==> flow/design.v <==
module counter (
    input        clk,
    input        rst_n,
    output [15:0] count_val,
    input  [15:0] period,
    input         en,
    input         count_reset,
    input         upnotdown,
    input  [7:0]  prescale
);
    reg [15:0] r_count_val;
    reg [15:0] r_presc_cnt;
    assign count_val = r_count_val;
    wire [15:0] prescale_target;
    assign prescale_target = 16'h0001 << prescale;
    always @(posedge clk or negedge rst_n) begin
        if (!rst_n) begin
            r_count_val <= 16'h0000;
            r_presc_cnt <= 16'h0000;
        end else begin
            if (count_reset) begin
                r_count_val <= 16'h0000;
                r_presc_cnt <= 16'h0000;
            end else if (!en) begin
                r_presc_cnt <= 16'h0000;
            end else begin
                if (prescale_target <= 16'h0001) begin
                    r_presc_cnt <= 16'h0000;
                    if (upnotdown) begin
                        if (r_count_val >= period)
                           r_count_val <= 16'h0000;
                        else
                            r_count_val <= r_count_val + 16'h0001;
                    end else begin
                        if (r_count_val == 16'h0000)
                            r_count_val <= period;
                        else
                            r_count_val <= r_count_val - 16'h0001;
                    end
                end else begin
                    if (r_presc_cnt >= (prescale_target - 16'h0001)) begin
                        r_presc_cnt <= 16'h0000;
                        if (upnotdown) begin
                            if (r_count_val >= period)
                                r_count_val <= 16'h0000;
                            else
                                r_count_val <= r_count_val + 16'h0001;
                        end else begin
                            if (r_count_val == 16'h0000)
                                r_count_val <= period;
                            else
                                r_count_val <= r_count_val - 16'h0001;
                        end
                    end else begin
                        r_presc_cnt <= r_presc_cnt + 16'h0001;
                    end
                end
            end
        end
    end
endmodule
# [Step by step through the tools: counter]
# Tool output for the design above, in the order of the flow.
# Line numbers count from 1 in the design file above.
# Operators carry their Yosys type and port widths (W data, S select, Z words).
# Cell names lack the library's common part.
# The mark n/a stands for no value.
[design] design="counter" clk_port="clk" library="sky130hd" pvt_corner="tt_025C_1v80"

# [Word-level counts]
# Source: Yosys, flattened and elaborated, memories not mapped. Widths are those after wreduce. Registers that Yosys merges into a memory's read port (data or address) are not register bits. Print and check cells do not count. Equal cells are merged and count once.
[bits] ff_bits=32 elab_cells=25
[classes] add_sub_neg=4 cmp=3 n_shift=1 muxes=11 n_reduce_logical=4
[op_table] operator="$mux W16" n=11
[op_table] operator="$add A16 B1 Y16 const B" n=2
[op_table] operator="$sub A16 B1 Y16 const B" n=2
[op_table] operator="$ge A16 B16 Y1" n=2
[op_table] operator="$shl A1 B8 Y16 const A" n=1
[op_table] operator="$le A16 B1 Y1 const B" n=1
[op_table] operator="$logic_not A16 Y1" n=1
[op_table] operator="$reduce_bool A3 Y1" n=1
[op_table] operator="$reduce_and A2 Y1" n=1
[op_table] operator="$reduce_bool A2 Y1" n=1

# [Longest topological paths]
# Yosys ltp: most cells in a row. Word level: on the elaborated netlist, between registers, memories and ports. Mapped: between sequential cells and ports; inverters and the memories' decode and read muxes count.
[logic_depth] ltp_word=7 ABC_AREA=0 mapped_depth=21

# [After synthesis]
# Yosys stat after the flow's synthesis: flattened, memories mapped to cells. It holds for the ABC_AREA given above (unset counts as 0); a run with the other value may have another netlist.
# The area totals of this step are shown rounded.
[synth_totals] cell_count=453 area_um2=3500 sequential_area_um2=801 ffs=32 buffers=32
[by_type] cell_type="dfrtp_1" n=32 type_area_um2=800.768
[by_type] cell_type="ha_1" n=38 type_area_um2=475.456
[by_type] cell_type="nor2_1" n=41 type_area_um2=153.898
[by_type] cell_type="o21ai_0" n=30 type_area_um2=150.144
[by_type] cell_type="nand2_1" n=38 type_area_um2=142.637
[by_type] cell_type="a22o_1" n=16 type_area_um2=140.134
[by_type] cell_type="xor2_1" n=15 type_area_um2=131.376
[by_type] cell_type="a21oi_1" n=24 type_area_um2=120.115
[by_type] cell_type="inv_1" n=31 type_area_um2=116.362
[by_type] cell_type="nand3_1" n=19 type_area_um2=95.091
[by_type] cell_type="o32ai_1" n=9 type_area_um2=78.826
[by_type] cell_type="xnor2_1" n=9 type_area_um2=78.826
[by_type] cell_type="clkbuf_1" n=17 type_area_um2=63.811
[by_type] cell_type="nor3_1" n=12 type_area_um2=60.058
[by_type] cell_type="nand4_1" n=9 type_area_um2=56.304
[by_type] cell_type="nor4_1" n=9 type_area_um2=56.304
[by_type] cell_type="o41ai_1" n=6 type_area_um2=52.55
[by_type] cell_type="and3_1" n=8 type_area_um2=50.048
# Other cell types: 41; their cells: 90.

# [Timing after synthesis]
# Source: OpenSTA report_checks on the synthesized netlist (no wires, ideal clock, input and output delay 20% of the period each), path of least setup slack; recovery checks are left aside. Register names are those of the netlist, which keeps one name where synthesis merged equal registers.
[synth_timing] kind="input -> register" startpoint="input prescale[4]" endpoint="register r_presc_cnt[10]" clock_period_ns=7.49 launch_ns=1.498 arrival_ns=5.096 path_slack_ns=2.323 delay_ns=3.669 path_stages=20 n_path_buf=3 period_less_setup_slack_ns=5.167
# "delay_ns" = arrival - input delay + setup time.
# "path_stages" counts driving pins, that of a launching flip-flop among them; a cell with two outputs on the path counts twice.
# "period_less_setup_slack_ns" is the clock period less the worst setup slack; recovery checks do not enter. This is arithmetic on one report: input and output delays are still those of the set period (20% each).
# Between the ends stands the longest chain of elaborated cells between them, by number of cells; it is not shown to be the way that was timed. Of several equally long chains one is given.
# A line is the first line of the expression or statement that the cell stems from. Yosys adds cells for indexed reads and writes and turns some case tables into memories.
# At most two assigning lines are given for a register; there are more.
[synth_via] path_cell_list="or4_4 -> inv_2 -> nand2_1 -> nor3_1 -> nand2_1 -> ha_1 -> buf_1 -> nor2_1 -> nand3_1 -> a21oi_1 -> a21oi_1 -> ha_1 -> a2111oi_0 -> o21ai_0 -> a221oi_1 -> o21ai_1 -> or2_2 -> buf_2 -> buf_2 -> nor2_1" elab_chain_cells=7
[synth_rtl] element="from (decl)" line=9 source="input  [7:0]  prescale"
[synth_rtl] element="$shl A1 B8 Y16" line=15
[synth_rtl] element="$sub A16 B1 Y16" line=41
[synth_rtl] element="$ge A16 B16 Y1" line=41
[synth_rtl] element="$mux W16" line=41
[synth_rtl] element="$mux W16" line=27
[synth_rtl] element="$mux W16" line=24 source="end else if (!en) begin"
[synth_rtl] element="$mux W16" line=21 source="if (count_reset) begin"
[synth_rtl] element="to (assign)" line=19 source="r_presc_cnt <= 16'h0000;"
[synth_rtl] element="to (assign)" line=55 source="r_presc_cnt <= r_presc_cnt + 16'h0001;"
[synth_rtl] element="to (decl)" line=12 source="reg [15:0] r_presc_cnt;"

# [Timing after layout]
# Path of least setup slack in the final report of flow run B (OpenROAD, finished layout, wires in). Where an end is a register, its clock arrival counts in the times.
[layout_timing] kind="input -> register" startpoint="input prescale[6]" endpoint="register r_count_val[1]" clock_period_ns=4.81 launch_ns=0.96 arrival_ns=4.80 path_slack_ns=0.19 path_stages=22 n_path_buf=4
# Between the ends stands the longest chain of elaborated cells between them, by number of cells; it is not shown to be the way that was timed. Of several equally long chains one is given.
# At most two assigning lines are given for a register; there are more.
[layout_via] path_cell_list="clkdlybuf4s50_1 -> or4_4 -> inv_2 -> nand2_2 -> nor3_2 -> nand2_1 -> ha_4 -> buf_8 -> nand2_2 -> nor2_1 -> a31oi_1 -> nor2_1 -> a21oi_2 -> ha_4 -> nand4_1 -> a211oi_2 -> a221oi_4 -> o32ai_4 -> buf_12 -> clkbuf_16 -> inv_1 -> a22o_1" elab_chain_cells=7
[layout_rtl] element="from (decl)" line=9 source="input  [7:0]  prescale"
[layout_rtl] element="$shl A1 B8 Y16" line=15
[layout_rtl] element="$sub A16 B1 Y16" line=41
[layout_rtl] element="$ge A16 B16 Y1" line=41
[layout_rtl] element="$mux W16" line=41
[layout_rtl] element="$mux W16" line=27
[layout_rtl] element="$mux W16" line=24 source="end else if (!en) begin"
[layout_rtl] element="$mux W16" line=21 source="if (count_reset) begin"
[layout_rtl] element="to (assign)" line=33 source="r_count_val <= r_count_val + 16'h0001;"
[layout_rtl] element="to (assign)" line=36 source="r_count_val <= period;"
[layout_rtl] element="to (decl)" line=11 source="reg [15:0] r_count_val;"

# Flow measurements of counter on sky130hd: 2 stored runs with different settings, listed in no order. Input and output delays are each 20% of the period that was set; the output load is 0.01 pF.
# "worst_setup_path_time_ns" = time allowed to the worst setup path (clock period - input delay - output delay, where it has them) - its slack; a late launch clock adds to it, a late capture clock takes from it.
# "total_power_mw" is the tool's figure for a default switching activity; nothing was simulated.
# Measured values are rounded.
run="flow run A" settings period_ns=3.78 CORE_UTILIZATION=57 PLACE_DENSITY_LB_ADDON=0.2 CELL_PAD_IN_SITES_GLOBAL_PLACEMENT=3 GPL_TIMING_DRIVEN=1 GPL_ROUTABILITY_DRIVEN=1 SLEW_MARGIN=10 MIN_ROUTING_LAYER="met1" CAP_MARGIN=20 CORE_MARGIN=2
run="flow run A" outcome="no results, placement failed with FLW-0024"
run="flow run B" settings period_ns=4.81 CORE_UTILIZATION=41 CAP_MARGIN=20 CORE_MARGIN=2 SLEW_MARGIN=20
run="flow run B" results tns_ns=0.000 die_area_um2=9290 yosys.chip_area_um2=3500 holdWs_ns=0.570 fin_ws_ns=0.186 stdcell_area_um2=4410 total_power_mw=1.96 worst_setup_path_time_ns=3.66 timing.worst_path_kind="input -> register"
