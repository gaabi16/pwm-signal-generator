==> flow/design.v <==
module spi_bridge (
    input clk,
    input rst_n,
    input sclk,
    input cs_n,
    input mosi,
    output miso,
    output byte_sync,
    output[7:0] data_in,
    input[7:0] data_out
);
reg [1:0] sclk_sync, cs_sync;
always @(posedge clk or negedge rst_n) begin
    if (!rst_n) begin
        sclk_sync <= 2'b00;
        cs_sync <= 2'b11;
    end else begin
        sclk_sync <= {sclk_sync[0], sclk};
        cs_sync <= {cs_sync[0], cs_n};
    end
end
wire sclk_rising = (sclk_sync == 2'b01);
wire sclk_falling = (sclk_sync == 2'b10);
wire cs_active = ~cs_sync[1];
reg [2:0] byte_cnt;
reg [7:0] shift_in, shift_out;
reg miso_reg;
assign miso = miso_reg;
assign data_in = shift_in;
always @(posedge clk or negedge rst_n) begin
    if(!rst_n) begin
        byte_cnt <= 3'd0;
        shift_in <= 8'd0;
        shift_out <= 8'd0;
        miso_reg <= 1'b0;
    end else begin
        if (!cs_active) begin
            byte_cnt <= 3'd0;
            shift_out <= data_out;
            miso_reg <= data_out[7];
        end else begin
            if(sclk_rising) begin
                shift_in <= {shift_in[6:0], mosi};
                byte_cnt <= byte_cnt + 1;    
            end
            if(sclk_falling) begin
                shift_out <= {shift_out[6:0], 1'b0};
                miso_reg <= shift_out[6];
            end
            if (sclk_rising && (byte_cnt == 3'd7)) begin
                shift_out <= data_out;   
                miso_reg  <= data_out[7];
            end
        end
    end
end
reg byte_sync_reg;
assign byte_sync = byte_sync_reg;
always @(posedge clk or negedge rst_n) begin
    if (!rst_n)
        byte_sync_reg <= 1'b0;
    else
        byte_sync_reg <= cs_active && sclk_rising && (byte_cnt == 3'd7);
end
endmodule
== From RTL to reports: spi_bridge ==
What the tools print for spi_bridge, step after step.
Line numbers count from 1 in the design file above.
A cell with -- has no value.
Inputs
  top: spi_bridge
  clock input: clk
  standard-cell library: sky130hd
  corner: tt_025C_1v80

== Word-level counts ==
Counts by Yosys on the flattened word-level netlist (proc, flatten, opt, wreduce; memories kept). Register bits leave out memories and registers merged into their read ports (data or address). Print and check cells are left out. Cells with the same type and inputs are merged into one.
Bit counts
  register bits: 24
Cells by class
  multiplexer cells: 8
  reductions and logical operators: 6
  bitwise logic cells: 1
  equal/unequal tests: 3
  $add $sub $neg: 1
Operators with widths (number)
  two-way mux 7 bit: 3
  two-way mux 3 bit: 2
  logical AND 1 bit: 3
  adder 3 x 1 -> 3 bit with constant B: 1
  == test 3 bit with constant B: 1
  nonzero test 3 bit: 1
  two-way mux 1 bit: 3
  == test 2 x 1 -> 1 bit with constant B: 1
  == test 2 bit with constant B: 1
  AND reduction 2 bit: 1
  nonzero test 2 bit: 1
  inverter 1 bit: 1

== Depth ==
Depth = most cells in a row (Yosys ltp): at word level without a register or memory, in the mapped netlist without a sequential cell, where the memories' decode and read muxes count.
Depth
  word-level depth: 4
  ABC_AREA: 0
  depth in mapped cells: 4
  depth with buffers taken out: 4

== Mapped cells and area ==
Yosys stat after the flow's synthesis: flattened, memories mapped to cells. It holds for the ABC_AREA given above (unset counts as 0); a run with the other value may have another netlist.
The area totals of this step are shown rounded.
Synthesis totals
  flip-flop cells: 24
  buffer cells: 2
  mapped cells: 65
  sequential area: 600 um^2
  mapped area: 1100 um^2
Cell types
  sky130_fd_sc_hd__dfrtp_1: number 22, total area 550.528 um^2
  sky130_fd_sc_hd__mux2_4: number 14, total area 210.202 um^2
  sky130_fd_sc_hd__mux2_2: number 8, total area 90.086 um^2
  sky130_fd_sc_hd__dfstp_2: number 2, total area 52.55 um^2
  sky130_fd_sc_hd__mux2i_1: number 3, total area 30.029 um^2
  sky130_fd_sc_hd__ha_1: number 2, total area 25.024 um^2
  sky130_fd_sc_hd__a31oi_4: number 1, total area 21.27 um^2
  sky130_fd_sc_hd__nand2b_4: number 1, total area 13.763 um^2
  sky130_fd_sc_hd__buf_6: number 1, total area 11.261 um^2
  sky130_fd_sc_hd__nor2_1: number 3, total area 11.261 um^2
  sky130_fd_sc_hd__nor2_4: number 1, total area 11.261 um^2
  sky130_fd_sc_hd__xor2_1: number 1, total area 8.758 um^2
  sky130_fd_sc_hd__inv_1: number 2, total area 7.507 um^2
  sky130_fd_sc_hd__and2_1: number 1, total area 6.256 um^2
  sky130_fd_sc_hd__nand2b_1: number 1, total area 6.256 um^2
  sky130_fd_sc_hd__clkbuf_2: number 1, total area 5.005 um^2
  sky130_fd_sc_hd__nand2_1: number 1, total area 3.754 um^2

== Worst setup path after synthesis ==
Path of least setup slack by OpenSTA after synthesis, without wires, with an ideal clock, recovery checks aside; 20% of the period is set as input and as output delay. Where synthesis merged equal registers, the netlist keeps one of their names.
Timing post-synthesis
  path type: reg-to-reg
  start point: register byte_cnt[0]
  end point: register miso_reg
  data arrival time: 1457 ps
  delay of the path: 1582 ps
  time at the first pin: 0 ps
  period: 2200 ps
  slack: 618 ps
  setup time: 125 ps
  stages: 5
  period reached after synthesis: 1582 ps
"delay of the path" = arrival - input delay + setup time.
"stages" counts driving pins, that of a launching flip-flop among them; a cell with two outputs on the path counts twice.
"period reached after synthesis" is the clock period less the worst setup slack; recovery checks do not enter. This is arithmetic on one report: input and output delays are still those of the set period (20% each).
Between the ends stands the longest chain of elaborated cells between them, by number of cells; it is not shown to be the way that was timed. Of several equally long chains one is given.
Each line given opens the expression or statement behind the cell; cells for indexed reads and writes are added by Yosys, which also makes memories of some case tables.
At most two assigning lines are given for a register; there are more.
Between the ends, post-synthesis
  cell sequence: sky130_fd_sc_hd__dfrtp_1 sky130_fd_sc_hd__ha_1 sky130_fd_sc_hd__ha_1 sky130_fd_sc_hd__a31oi_4 sky130_fd_sc_hd__mux2_4
  length of the longest elaborated chain: 4
  elaborated cells between the ends (all ways): 5
  classes of those cells: 1 x eq/ne; 2 x mux; 2 x reduce/logical
Ends and longest elaborated chain, post-synthesis
  from (decl): line 25  | reg [2:0] byte_cnt;
  from (assign): line 32  | byte_cnt <= 3'd0;
  from (assign): line 44  | byte_cnt <= byte_cnt + 1;
  == test 3 bit: line 50  | if (sclk_rising && (byte_cnt == 3'd7)) begin
  logical AND 1 bit: line 50
  two-way mux 1 bit: line 50
  two-way mux 1 bit: line 37  | if (!cs_active) begin
  to (assign): line 40  | miso_reg <= data_out[7];
  to (assign): line 48  | miso_reg <= shift_out[6];
  to (decl): line 27  | reg miso_reg;

== Timing after layout ==
From the final timing report of stored run 1: the path of least setup slack in the routed layout; clock arrival at registers is part of the times.
The path's times are printed in steps of 10 ps; the period is the one set.
Timing after layout
  path type: reg-to-output
  start point: register shift_in[2]
  end point: output data_in[2]
  slack: 720 ps
  stages: 2
  time at the first pin: 310 ps
  data arrival time: 1270 ps
  period: 2480 ps
Between the ends, after layout
  cell sequence: sky130_fd_sc_hd__dfrtp_1 sky130_fd_sc_hd__clkdlybuf4s50_1
  length of the longest elaborated chain: 0
  elaborated cells between the ends (all ways): 0
Ends and longest elaborated chain, after layout
  from (decl): line 26  | reg [7:0] shift_in, shift_out;
  from (assign): line 33  | shift_in <= 8'd0;
  from (assign): line 43  | shift_in <= {shift_in[6:0], mosi};
  to (decl): line 9  | output[7:0] data_in,

==> runs of spi_bridge <==
Measured results for spi_bridge: 2 stored runs of the Yosys and OpenROAD flow on sky130hd. The settings differ; the order carries no meaning. The constraints put input and output delay at 20% of the set period each and load the outputs with 0.01 pF.
By "worst setup path time" is meant the share of the clock period that the worst setup path is allowed (20% is reserved at inputs, 20% at outputs), minus its slack. Clock arrival times at its registers enter into it.
"worst setup path time" is given in steps of 10 ps.
The measured numbers are rounded.

Stored run 1
==> flow/run.sh <==
#!/bin/bash
# the make line also repeats the synthesis and layout settings of config.mk as NAME=value (left out here)
make -C /OpenROAD-flow-scripts/flow DESIGN_CONFIG=/design/flow/config.mk WORK_HOME=/design/flow/orfs CLKGATE_MAP_FILE= finish
==> flow/config.mk <==
export PLATFORM = sky130hd
export DESIGN_NAME = spi_bridge
export DESIGN_NICKNAME = spi_bridge
export VERILOG_FILES = /design/flow/design.v
export SDC_FILE = /design/flow/constraint.sdc
export NUM_CORES = 4
export LEC_CHECK = 0
export CAP_MARGIN = 20
export CORE_MARGIN = 2
export CORE_UTILIZATION = 40
export SLEW_MARGIN = 20
==> flow/constraint.sdc <==
create_clock -name core_clock -period 2.48 [get_ports {clk}]
set_input_delay 0.4960 -clock core_clock [delete_from_list [all_inputs] [get_ports {clk}]]
set_output_delay 0.4960 -clock core_clock [all_outputs]
set_load 0.01 [all_outputs]

==> results of stored run 1 <==
chip area after synthesis (Yosys): 1100 um^2
die area: 3100 um^2
standard-cell area of the final layout: 1400 um^2
utilization: 54%
worst setup slack after layout: 720 ps
total negative slack: 0 ps
worst setup path time: 1270 ps
worst setup path kind: reg-to-output

Stored run 2
==> flow/run.sh <==
#!/bin/bash
# the make line also repeats the synthesis and layout settings of config.mk as NAME=value (left out here)
make -C /OpenROAD-flow-scripts/flow DESIGN_CONFIG=/design/flow/config.mk WORK_HOME=/design/flow/orfs CLKGATE_MAP_FILE= finish
==> flow/config.mk <==
export PLATFORM = sky130hd
export DESIGN_NAME = spi_bridge
export DESIGN_NICKNAME = spi_bridge
export VERILOG_FILES = /design/flow/design.v
export SDC_FILE = /design/flow/constraint.sdc
export NUM_CORES = 4
export LEC_CHECK = 0
export ABC_AREA = 0
export CAP_MARGIN = 30
export CELL_PAD_IN_SITES_DETAIL_PLACEMENT = 0
export CORE_MARGIN = 2
export CORE_UTILIZATION = 64
export CTS_CLUSTER_DIAMETER = 270
export MAX_ROUTING_LAYER = met4
export MIN_ROUTING_LAYER = met2
export PLACE_DENSITY_LB_ADDON = 0.18
export SLEW_MARGIN = 20
==> flow/constraint.sdc <==
create_clock -name core_clock -period 2.79 [get_ports {clk}]
set_input_delay 0.5580 -clock core_clock [delete_from_list [all_inputs] [get_ports {clk}]]
set_output_delay 0.5580 -clock core_clock [all_outputs]
set_load 0.01 [all_outputs]

==> results of stored run 2 <==
chip area after synthesis (Yosys): 1100 um^2
die area: 2000 um^2
standard-cell area of the final layout: 1300 um^2
utilization: 88%
worst setup slack after layout: 950 ps
total negative slack: 0 ps
worst setup path time: 1280 ps
worst setup path kind: reg-to-output
