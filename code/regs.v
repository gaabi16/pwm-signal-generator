==> flow/design.v <==
module regs (
    input clk,
    input rst_n,
    input        read,
    input        write,
    input [5:0]  addr,
    output [7:0] data_read,
    input  [7:0] data_write,
    input  [15:0] counter_val,
    output [15:0] period,
    output        en,
    output        count_reset,
    output        upnotdown,
    output [7:0]  prescale,
    output        pwm_en,
    output [7:0]  functions,
    output [15:0] compare1,
    output [15:0] compare2
);
reg [15:0] r_period;
reg        r_en;
reg [15:0] r_compare1;
reg [15:0] r_compare2;
reg [7:0]  r_prescale;
reg        r_upnotdown;
reg        r_pwm_en;
reg [7:0]  r_functions;
reg [1:0]  r_count_reset_sh;
reg        r_count_reset;
reg [7:0] r_data_read;
assign period      = r_period;
assign en          = r_en;
assign count_reset = r_count_reset;
assign upnotdown   = r_upnotdown;
assign prescale    = r_prescale;
assign pwm_en      = r_pwm_en;
assign functions   = r_functions;
assign compare1    = r_compare1;
assign compare2    = r_compare2;
assign data_read   = r_data_read;
localparam ADDR_PERIOD_L       = 6'h00;
localparam ADDR_PERIOD_H       = 6'h01;
localparam ADDR_COUNTER_EN     = 6'h02;
localparam ADDR_COMPARE1_L     = 6'h03;
localparam ADDR_COMPARE1_H     = 6'h04;
localparam ADDR_COMPARE2_L     = 6'h05;
localparam ADDR_COMPARE2_H     = 6'h06;
localparam ADDR_COUNTER_RESET  = 6'h07;
localparam ADDR_COUNTER_VAL_L  = 6'h08;
localparam ADDR_COUNTER_VAL_H  = 6'h09;
localparam ADDR_PRESCALE       = 6'h0A;
localparam ADDR_UPNOTDOWN      = 6'h0B;
localparam ADDR_PWM_EN         = 6'h0C;
localparam ADDR_FUNCTIONS      = 6'h0D;
always @(posedge clk or negedge rst_n) begin
    if (!rst_n) begin
        r_period         <= 16'h0000;
        r_en             <= 1'b0;
        r_upnotdown      <= 1'b0;        
        r_prescale       <= 8'h00;       
        r_pwm_en         <= 1'b0;
        r_functions      <= 8'h00;
        r_compare1       <= 16'h0000;
        r_compare2       <= 16'h0000;
        r_count_reset_sh <= 2'b00;
        r_count_reset    <= 1'b0;
    end else begin
        if (r_count_reset_sh != 2'b00) begin
            r_count_reset_sh <= r_count_reset_sh - 2'b01;
        end
        r_count_reset <= (r_count_reset_sh != 2'b00);
        if (write) begin
            case (addr)
                ADDR_PERIOD_L:      r_period[7:0]   <= data_write;
                ADDR_PERIOD_H:      r_period[15:8]  <= data_write;
                ADDR_COUNTER_EN:    r_en            <= data_write[0];
                ADDR_COMPARE1_L:    r_compare1[7:0]  <= data_write;
                ADDR_COMPARE1_H:    r_compare1[15:8] <= data_write;
                ADDR_COMPARE2_L:    r_compare2[7:0]  <= data_write;
                ADDR_COMPARE2_H:    r_compare2[15:8] <= data_write;
                ADDR_COUNTER_RESET: r_count_reset_sh <= 2'b11;    
                ADDR_PRESCALE:      r_prescale      <= data_write;
                ADDR_UPNOTDOWN:     r_upnotdown     <= data_write[0];
                ADDR_PWM_EN:        r_pwm_en        <= data_write[0];
                ADDR_FUNCTIONS:     r_functions[1:0] <= data_write[1:0];
                default: ;  
            endcase
        end
    end
end
always @(*) begin
    if (read) begin
        case (addr)
            ADDR_PERIOD_L:      r_data_read = r_period[7:0];
            ADDR_PERIOD_H:      r_data_read = r_period[15:8];
            ADDR_COUNTER_EN:    r_data_read = {7'b0, en};
            ADDR_COMPARE1_L:    r_data_read = r_compare1[7:0];
            ADDR_COMPARE1_H:    r_data_read = r_compare1[15:8];
            ADDR_COMPARE2_L:    r_data_read = r_compare2[7:0];
            ADDR_COMPARE2_H:    r_data_read = r_compare2[15:8];
            ADDR_COUNTER_RESET: r_data_read = 8'h00;  
            ADDR_COUNTER_VAL_L: r_data_read = counter_val[7:0];
            ADDR_COUNTER_VAL_H: r_data_read = counter_val[15:8];
            ADDR_PRESCALE:      r_data_read = r_prescale;
            ADDR_UPNOTDOWN:     r_data_read = {7'b0, r_upnotdown};
            ADDR_PWM_EN:        r_data_read = {7'b0, r_pwm_en};
            ADDR_FUNCTIONS:     r_data_read = r_functions;
            default:            r_data_read = 8'h00;
        endcase
    end else begin
        r_data_read = 8'h00;
    end
end
endmodule
* Step by step through the tools: regs
Tool output for the design above, in the order of the flow. Lines are those of the file above, counted from 1. Operators: Yosys type, input widths -> output width; for muxes data width and select width s. Library cell names are shortened. Not given: n/a
Inputs: design top regs, clock clk, standard-cell library sky130hd, library corner tt_025C_1v80

* Word-level counts
Source: Yosys, flattened and elaborated, memories not mapped. Widths are those after wreduce. Registers that Yosys merges into a memory's read port (data or address) are not register bits. Print and check cells do not count. Equal cells are merged and count once.
Storage and ports: bits in registers 64, input port bits 34, output and inout bits 76, word-level cells 45
Cells by class: add/sub/neg operators 1, equality and inequality tests 13, muxes and demuxes 5, reductions and logical operators 13
Operator list (number):
- $pmux 8 s13 | 1
- $eq 6x4->1 const B | 6
- $eq 6x3->1 const B | 4
- $reduce_and 2->1 | 11
- $eq 6x2->1 const B | 2
- $mux 8 | 1
- $eq 6x1->1 const B | 1
- $logic_not 6->1 | 1
- $mux 2 | 3
- $sub 2x1->2 const B | 1
- $reduce_bool 2->1 | 1

* Depth
Longest topological path by Yosys (ltp), each cell counted once; first at word level (registers and memories cut), then after technology mapping (sequential cells cut; the memories' decode and read muxes count).
Depth: depth after elaboration 4, ABC_AREA 0, gate-level depth with buffers 6, gate-level depth less buffers 4

* Mapped cells and area
Source: synth_stat.txt of the flow (Yosys; design flattened, memories mapped). It holds for the ABC_AREA given above (unset counts as 0); a run with the other value may have another netlist. Totals and module areas in this step are rounded.
Cell types:
- dfrtp_1 | number 64, area in all 1.6E+03 um^2
- mux2_1 | number 35, area in all 394.128 um^2
- mux2_4 | number 24, area in all 360.346 um^2
- mux2i_1 | number 11, area in all 110.106 um^2
- nand3_4 | number 4, area in all 70.067 um^2
- a31oi_1 | number 11, area in all 68.816 um^2
- buf_4 | number 8, area in all 60.058 um^2
- and3_1 | number 9, area in all 56.304 um^2
- mux2_2 | number 4, area in all 45.043 um^2
- and2_1 | number 7, area in all 43.792 um^2
- nand2_8 | number 2, area in all 40.038 um^2
- a22oi_1 | number 5, area in all 37.536 um^2
- a221oi_1 | number 4, area in all 35.034 um^2
- buf_2 | number 7, area in all 35.034 um^2
- a2bb2oi_1 | number 3, area in all 26.275 um^2
- nand4_1 | number 4, area in all 25.024 um^2
- o21ai_0 | number 5, area in all 25.024 um^2
- nor4b_4 | number 1, area in all 23.773 um^2
Other cell types: 31; their cells: 49.
Mapped netlist: cell count 257, cell area after synthesis 3400 um^2, sequential part of the area 1600 um^2, mapped flip-flops 64, buffers 20

* Worst setup path after synthesis
OpenSTA on the mapped netlist: ideal clock, no wires. The path of least setup slack (recovery checks aside). Input and output delay are each 20% of the period. Register names are those of the netlist, which keeps one name where synthesis merged equal registers.
Timing post-synthesis: kind in2out, start in addr[2], end out data_read[2], period 2870 ps, input delay 574 ps, output delay 574 ps, launch time at the first pin 574 ps, arrival time 1747 ps, data required time 2296 ps, slack 549 ps, path delay 1173 ps, driving pins on the path 6, buffers on the path 2, synthesis period reached 2321 ps
"path delay" is the arrival time less input delay plus setup time. At an output port there is no setup time. "driving pins on the path" counts driving pins, that of a launching flip-flop among them; a cell with two outputs on the path counts twice. "synthesis period reached" = period - worst setup slack (recovery checks aside). The figure is calculated, with input and output delays left at 20% of the set period. The rows between start and end are the longest chain of elaborated cells between them; the timing report does not say that the signal goes this way. Where chains are equally long, one stands for them. Each line given opens the expression or statement behind the cell; cells for indexed reads and writes are added by Yosys, which also makes memories of some case tables.
Between the ends, post-synthesis: cells stage by stage buf_2 nor2b_1 buf_2 and3_1 a2111oi_0 a31oi_1, cells in the longest elaborated chain 3, elaborated cells on any way between the ends 15, those cells by class eq/ne (12); mux (2); reduce/logical (1)
Ends and longest elaborated chain, post-synthesis:
- start, declared | RTL line 6 | input [5:0]  addr,
- $eq 6x4->1 | RTL line 93 | case (addr)
- $pmux 8 s13 | RTL line 93
- $mux 8 | RTL line 92 | if (read) begin
- end, declared | RTL line 7 | output [7:0] data_read,

* Worst path after layout
From the final timing report of flow run B: the path of least setup slack in the routed layout; clock arrival at registers is part of the times. The report prints the path's times to 10 ps; the period is as set.
Timing after layout: kind in2out, start in addr[5], end out data_read[6], period 2290 ps, input delay 460 ps, output delay 460 ps, launch time at the first pin 460 ps, arrival time 1990 ps, data required time 1830 ps, slack -160 ps, driving pins on the path 10, buffers on the path 6
The rows between start and end are the longest chain of elaborated cells between them; the timing report does not say that the signal goes this way. Where chains are equally long, one stands for them.
Between the ends, after layout: cells stage by stage buf_8 buf_6 nor4b_4 buf_4 buf_6 buf_6 and3_4 a221oi_4 a31oi_2 buf_2, cells in the longest elaborated chain 3, elaborated cells on any way between the ends 15, those cells by class eq/ne (12); mux (2); reduce/logical (1)
Ends and longest elaborated chain, after layout:
- start, declared | RTL line 6 | input [5:0]  addr,
- $eq 6x4->1 | RTL line 93 | case (addr)
- $pmux 8 s13 | RTL line 93
- $mux 8 | RTL line 92 | if (read) begin
- end, declared | RTL line 7 | output [7:0] data_read,

Data sheet: physical implementation of regs

Flow measurements of regs on sky130hd: 2 stored runs with different settings, listed in no order. Input and output delays are each 20% of the period that was set; the output load is 0.01 pF.
"time of the worst setup path": the worst setup path's part of the clock period (all of it between registers, 20% less for each end at a port) less its slack. A launch clock that arrives late makes it longer, a capture clock that arrives late makes it shorter.
"power consumption": no workload was simulated; the value follows from the tool's default switching activity.
"time of the worst setup path" is known to 10 ps.
Results are given in rounded form.

[flow run A] flow files
==> flow/run.sh <==
#!/bin/bash
# the make line also repeats the synthesis and layout settings of config.mk as NAME=value (left out here)
make -C /OpenROAD-flow-scripts/flow DESIGN_CONFIG=/design/flow/config.mk WORK_HOME=/design/flow/orfs CLKGATE_MAP_FILE= finish
==> flow/config.mk <==
export PLATFORM = sky130hd
export DESIGN_NAME = regs
export DESIGN_NICKNAME = regs
export VERILOG_FILES = /design/flow/design.v
export SDC_FILE = /design/flow/constraint.sdc
export NUM_CORES = 4
export LEC_CHECK = 0
export ABC_AREA = 1
export CAP_MARGIN = 10
export CELL_PAD_IN_SITES_GLOBAL_PLACEMENT = 1
export CORE_ASPECT_RATIO = 0.63
export CORE_MARGIN = 3
export CORE_UTILIZATION = 70
export CTS_CLUSTER_DIAMETER = 35
export PLACE_DENSITY_LB_ADDON = 0.15
export SETUP_SLACK_MARGIN = 0.23
export SLEW_MARGIN = 20
==> flow/constraint.sdc <==
create_clock -name core_clock -period 1.89 [get_ports {clk}]
set_input_delay 0.3780 -clock core_clock [delete_from_list [all_inputs] [get_ports {clk}]]
set_output_delay 0.3780 -clock core_clock [all_outputs]
set_load 0.01 [all_outputs]

[flow run A] result: stopped before the end: placement reported FLW-0024

[flow run B] flow files
==> flow/run.sh <==
#!/bin/bash
# the make line also repeats the synthesis and layout settings of config.mk as NAME=value (left out here)
make -C /OpenROAD-flow-scripts/flow DESIGN_CONFIG=/design/flow/config.mk WORK_HOME=/design/flow/orfs CLKGATE_MAP_FILE= finish
==> flow/config.mk <==
export PLATFORM = sky130hd
export DESIGN_NAME = regs
export DESIGN_NICKNAME = regs
export VERILOG_FILES = /design/flow/design.v
export SDC_FILE = /design/flow/constraint.sdc
export NUM_CORES = 4
export LEC_CHECK = 0
export CAP_MARGIN = 20
export CORE_MARGIN = 2
export CORE_UTILIZATION = 20
export SLEW_MARGIN = 20
==> flow/constraint.sdc <==
create_clock -name core_clock -period 2.29 [get_ports {clk}]
set_input_delay 0.4580 -clock core_clock [delete_from_list [all_inputs] [get_ports {clk}]]
set_output_delay 0.4580 -clock core_clock [all_outputs]
set_load 0.01 [all_outputs]

[flow run B] result: synthesized cell area 3400 um^2; die area 18000 um^2; post-layout utilization 33 %; lowest setup slack -160 ps; total negative slack -460 ps; power consumption 3500 µW; time of the worst setup path 1530 ps; worst setup path type in2out
